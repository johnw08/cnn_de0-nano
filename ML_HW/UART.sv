==> flow/design.v <==
module UART(clk,rst_n,RX,TX,rx_rdy,clr_rx_rdy,rx_data,trmt,tx_data,tx_done);
input clk,rst_n;
input RX,trmt;
input clr_rx_rdy;
input [7:0] tx_data;
output TX,rx_rdy,tx_done;
output [7:0] rx_data;
typedef enum reg {IDLE, RX_STATE} state_t;
state_t state, nxt_state;
reg [8:0] A001;
reg [3:0] A002;
reg [8:0] A003;
reg A004;
reg B001, B002;
reg A005,A006;
reg [8:0] A007;
reg [3:0] A008;
reg [8:0] A009;
reg tx_done;
reg A010, A011;
wire A012;
wire A013;
logic A014, A015, A016;
localparam IDLE_tx = 1'b0;
localparam TX_STATE = 1'b1;
always @(posedge clk or negedge rst_n)
  if (!rst_n)
    A005 <= IDLE_tx;
  else
    A005 <= A006;
always @(posedge clk or negedge rst_n)
  if (!rst_n)
    A008 <= 4'b0000;
  else if (A010)
    A008 <= 4'b0000;
  else if (A012)
    A008 <= A008+1;
always @(posedge clk or negedge rst_n)
  if (!rst_n)
    A009 <= 217;
  else if (A010 || A012)
    A009 <= 217;
  else if (A011)
    A009 <= A009-1;
always @(posedge clk or negedge rst_n)
  if (!rst_n)
    A007 <= 9'h1FF;
  else if (A010)
    A007 <= {tx_data,1'b0};
  else if (A012)
    A007 <= {1'b1,A007[8:1]};
always @(posedge clk or negedge rst_n)
  if (!rst_n)
    tx_done <= 1'b0;
  else if (trmt)
    tx_done <= 1'b0;
  else if (A008==4'b1010)
    tx_done <= 1'b1;
always @(*)
  begin
    A010         = 0;
    A011 = 0;
    A006    = IDLE_tx;
    case (A005)
      IDLE_tx : begin
        if (trmt)
          begin
            A006 = TX_STATE;
            A010 = 1;
          end
        else A006 = IDLE_tx;
      end
      default : begin
        if (A008==4'b1010)
          A006 = IDLE_tx;
        else
          A006 = TX_STATE;
        A011 = 1;
      end
    endcase
  end
assign A012 = ~|A009;
assign TX = A007[0];
always_ff @(posedge clk or negedge rst_n)
  if (!rst_n)
    state <= IDLE;
  else
    state <= nxt_state;
always_ff @(posedge clk or negedge rst_n)
  if (!rst_n)
    A002 <= 4'b0000;
  else if (A014)
    A002 <= 4'b0000;
  else if (A013)
    A002 <= A002+1;
always_ff @(posedge clk or negedge rst_n)
  if (!rst_n)
    A003 <= 109;
  else if (A014)
    A003 <= 109;
  else if (A013)
    A003 <= 217;
  else if (A016)
    A003 <= A003-1;
always_ff @(posedge clk)
  if (A013)
    A001 <= {B002,A001[8:1]};
always @(posedge clk or negedge rst_n)
  if (!rst_n)
    A004 <= 1'b0;
  else if (A014 || clr_rx_rdy)
    A004 <= 1'b0;
  else if (A015)
    A004 <= 1'b1;
	assign rx_rdy = A004;
always_ff @(posedge clk or negedge rst_n)
  if (!rst_n)
    begin
      B001 <= 1'b1;
      B002 <= 1'b1;
    end
  else
    begin
      B001 <= RX;
      B002 <= B001;
    end
always_comb
  begin
    A014         = 0;
    A015    	  = 0;
    A016     = 0;
    nxt_state     = IDLE;
    case (state)
      IDLE : begin
        if (!B002)
          begin
            nxt_state = RX_STATE;
            A014 = 1;
          end
        else nxt_state = IDLE;
      end
      default : begin
        if (A002==4'b1010)
          begin
            A015 = 1;
            nxt_state = IDLE;
          end
        else
          nxt_state = RX_STATE;
        A016 = 1;
      end
    endcase
  end
assign A013 = ~|A003;
assign rx_data = A001[7:0];
endmodule
* Tool chain data of UART
What the tools print for UART, step after step.
Lines are those of the file above, counted from 1.
Library cell names are shortened.
A cell with - has no value.
- Top module :: UART
- Clock input :: clk
- Cell library :: sky130hd
- Library corner :: tt_025C_1v80

* After elaboration
Yosys after proc, flatten, opt, wreduce and memory -nomap, before mapping. Memory bits, and registers merged into a memory's read port (data or address), are not among the register bits. Print and check cells are not counted. Equal cells are merged and count once.
- Add/sub/neg operators :: 4
- Eq/ne operators :: 5
- Multiplexer cells :: 25
- Reductions and logical operators :: 8
** Operator list (number)
- 9-bit 2-to-1 mux :: 7
- 9-bit by 1-bit subtractor with 9-bit output with constant B :: 2
- 9-bit OR reduction :: 2
- 4-bit 2-to-1 mux :: 4
- 1-bit 2-to-1 mux :: 14
- 4-bit by 1-bit adder with 4-bit output with constant B :: 2
- 4-bit equality test with constant B :: 2
- 2-bit nonzero test :: 3
- 2-bit by 1-bit != test with 1-bit output with constant B :: 2
- 3-bit by 2-bit != test with 1-bit output with constant B :: 1
- 1-bit logical OR :: 2
- 1-bit zero test :: 1
- Bits in registers :: 50
- Bits of input ports :: 13
- Output and inout port bits :: 11
- Word-level cells :: 54

* Logic depth
Depth = most cells in a row (Yosys ltp): at word level without a register or memory, in the mapped netlist without a sequential cell, where the memories' decode and read muxes count.
- Word-level depth :: 5
- ABC_AREA :: 1
- Mapped depth :: 9
- Mapped depth without buffers :: 9

* After synthesis
Yosys stat after the flow's synthesis: flattened, memories mapped to cells. It holds for the ABC_AREA given above (unset counts as 0); a run with the other value may have another netlist.
** Cells by type
- dfstp_2 :: number 21, area in all 551.779 sq um
- dfrtp_1 :: number 20, area in all 500.48 sq um
- edfxtp_1 :: number 9, area in all 270.259 sq um
- nand2_1 :: number 65, area in all 243.984 sq um
- nand3_1 :: number 39, area in all 195.187 sq um
- inv_1 :: number 30, area in all 112.608 sq um
- nor2_1 :: number 26, area in all 97.594 sq um
- ha_1 :: number 6, area in all 75.072 sq um
- buf_4 :: number 8, area in all 60.058 sq um
- o21ai_0 :: number 10, area in all 50.048 sq um
- xor2_1 :: number 3, area in all 26.275 sq um
- nand4_1 :: number 4, area in all 25.024 sq um
- buf_6 :: number 2, area in all 22.522 sq um
- nor2_4 :: number 2, area in all 22.522 sq um
- nor2_8 :: number 1, area in all 20.019 sq um
- nand3_4 :: number 1, area in all 17.517 sq um
- nand3b_1 :: number 2, area in all 15.014 sq um
- nand2_2 :: number 2, area in all 12.512 sq um
Not listed: further types 14, cells in them 18.
- Cell count :: 269
- Cell area after synthesis :: 2432.3 sq um
- Sequential part of the area :: 1322.5 sq um
- Flip-flop cells :: 50

* Timing after synthesis
OpenSTA on the mapped netlist: ideal clock, no wires. The path of least setup slack (recovery checks aside). Input and output delay are each 20% of the period. Register names are those of the netlist, which keeps one name where synthesis merged equal registers.
- Path kind :: register -> register
- From :: reg A003[0]
- To :: reg A001[0]
- Clock period :: 2.28 ns
- Setup time :: 0.314 ns
- Arrival :: 1.204 ns
- Required time :: 1.966 ns
- Setup slack :: 0.761 ns
- Path delay :: 1.518 ns
- Stages on the path :: 7
- Buffers on the path :: 0
- Synthesis period reached :: 1.519 ns
"path delay" = arrival - input delay + setup time.
"stages on the path": output pins that drive a net of the path, with the launching flip-flop's if there is one; two outputs of one cell count as two.
"synthesis period reached" = period - worst setup slack (recovery checks aside). The figure is calculated, with input and output delays left at 20% of the set period.
The rows between start and end are the longest chain of elaborated cells between them; the timing report does not say that the signal goes this way. Where chains are equally long, one stands for them.
Each line given opens the expression or statement behind the cell; cells for indexed reads and writes are added by Yosys, which also makes memories of some case tables.
At most two assigning lines are given for a register; there are more.
- Cells stage by stage :: dfstp_2 -> inv_1 -> ha_1 -> nand2_1 -> nor2_2 -> nand3_4 -> inv_2
- Length of the longest elaborated chain :: 1
** Ends and longest elaborated chain, after synthesis
- start, declared :: line 12 : reg [8:0] A003;
- start, assigned :: line 98 : A003 <= 109;
- start, assigned :: line 104 : A003 <= A003-1;
- 9-bit OR reduction :: line 154 : assign A013 = ~|A003;
- end, assigned :: line 107 : A001 <= {B002,A001[8:1]};
- end, declared :: line 10 : reg [8:0] A001;

* Timing after layout
Path of least setup slack in the final report of flow run 1 (OpenROAD, finished layout, wires in). Where an end is a register, its clock arrival counts in the times.
- Path kind :: register -> register
- From :: reg A009[0]
- To :: reg A007[8]
- Clock period :: 1.26 ns
- Setup time :: 0.06 ns
- Arrival :: 1.73 ns
- Required time :: 1.50 ns
- Setup slack :: -0.22 ns
- Stages on the path :: 10
- Buffers on the path :: 1
The rows between start and end are the longest chain of elaborated cells between them; the timing report does not say that the signal goes this way. Where chains are equally long, one stands for them.
At most two assigning lines are given for a register; there are more.
- Cells stage by stage :: dfstp_2 -> inv_2 -> ha_4 -> nand3_4 -> nor2_4 -> buf_12 -> nor2_8 -> inv_2 -> nor2_1 -> nor2_1
- Length of the longest elaborated chain :: 3
** Ends and longest elaborated chain, after layout
- start, declared :: line 18 : reg [8:0] A009;
- start, assigned :: line 40 : A009 <= 217;
- start, assigned :: line 44 : A009 <= A009-1;
- 9-bit OR reduction :: line 82 : assign A012 = ~|A009;
- 9-bit 2-to-1 mux :: line 50 : else if (A012)
- 9-bit 2-to-1 mux :: line 48 : else if (A010)
- end, assigned :: line 49 : A007 <= {tx_data,1'b0};
- end, assigned :: line 51 : A007 <= {1'b1,A007[8:1]};
- end, declared :: line 16 : reg [8:0] A007;

==> results <==
Top module UART; platform sky130hd; tools Yosys and OpenROAD; 2 stored runs in no particular order. Input and output delays are each 20% of the period that was set; the output load is 0.01 pF.
"clock period reached" = clock period - worst setup slack. The figure is calculated, with input and output delays left at 20% of the set period.
"worst path time": the worst setup path's part of the clock period (all of it between registers, 20% less for each end at a port) less its slack. A launch clock that arrives late makes it longer, a capture clock that arrives late makes it shorter.
"total design power" is the tool's figure for a default switching activity; nothing was simulated.

** Flow run 1
- Settings :: period_ns=1.26; CORE_UTILIZATION=60; SETUP_SLACK_MARGIN=0.22; PLACE_DENSITY_LB_ADDON=0.03; CORE_ASPECT_RATIO=0.63; TNS_END_PERCENT=35; ABC_AREA=1; CTS_CLUSTER_SIZE=16; CAP_MARGIN=20; CORE_MARGIN=2; SLEW_MARGIN=20
- Worst setup slack after layout :: -0.225 ns
- Cell area after synthesis :: 2,432.3 sq um
- Area of the die :: 4,592.7 sq um
- Worst path time :: 1.48 ns
- Critical path kind :: register -> register
- Standard-cell area of the final layout :: 3,435.8 sq um
- Post-route utilization :: 0.882
- Total design power :: 2.656 mW
- Clock period reached :: 1.485 ns
- Total negative setup slack :: -7.722 ns

** Flow run 2
- Settings :: period_ns=2.17; CORE_UTILIZATION=64; CAP_MARGIN=20; CORE_MARGIN=2; SLEW_MARGIN=20
- Worst setup slack after layout :: 0.116 ns
- Cell area after synthesis :: 2,441.1 sq um
- Area of the die :: 4,324.4 sq um
- Worst path time :: 2.05 ns
- Critical path kind :: register -> register
- Standard-cell area of the final layout :: 2,812.7 sq um
- Post-route utilization :: 0.768
- Total design power :: 2.677 mW
- Clock period reached :: 2.054 ns
- Total negative setup slack :: 0.000 ns
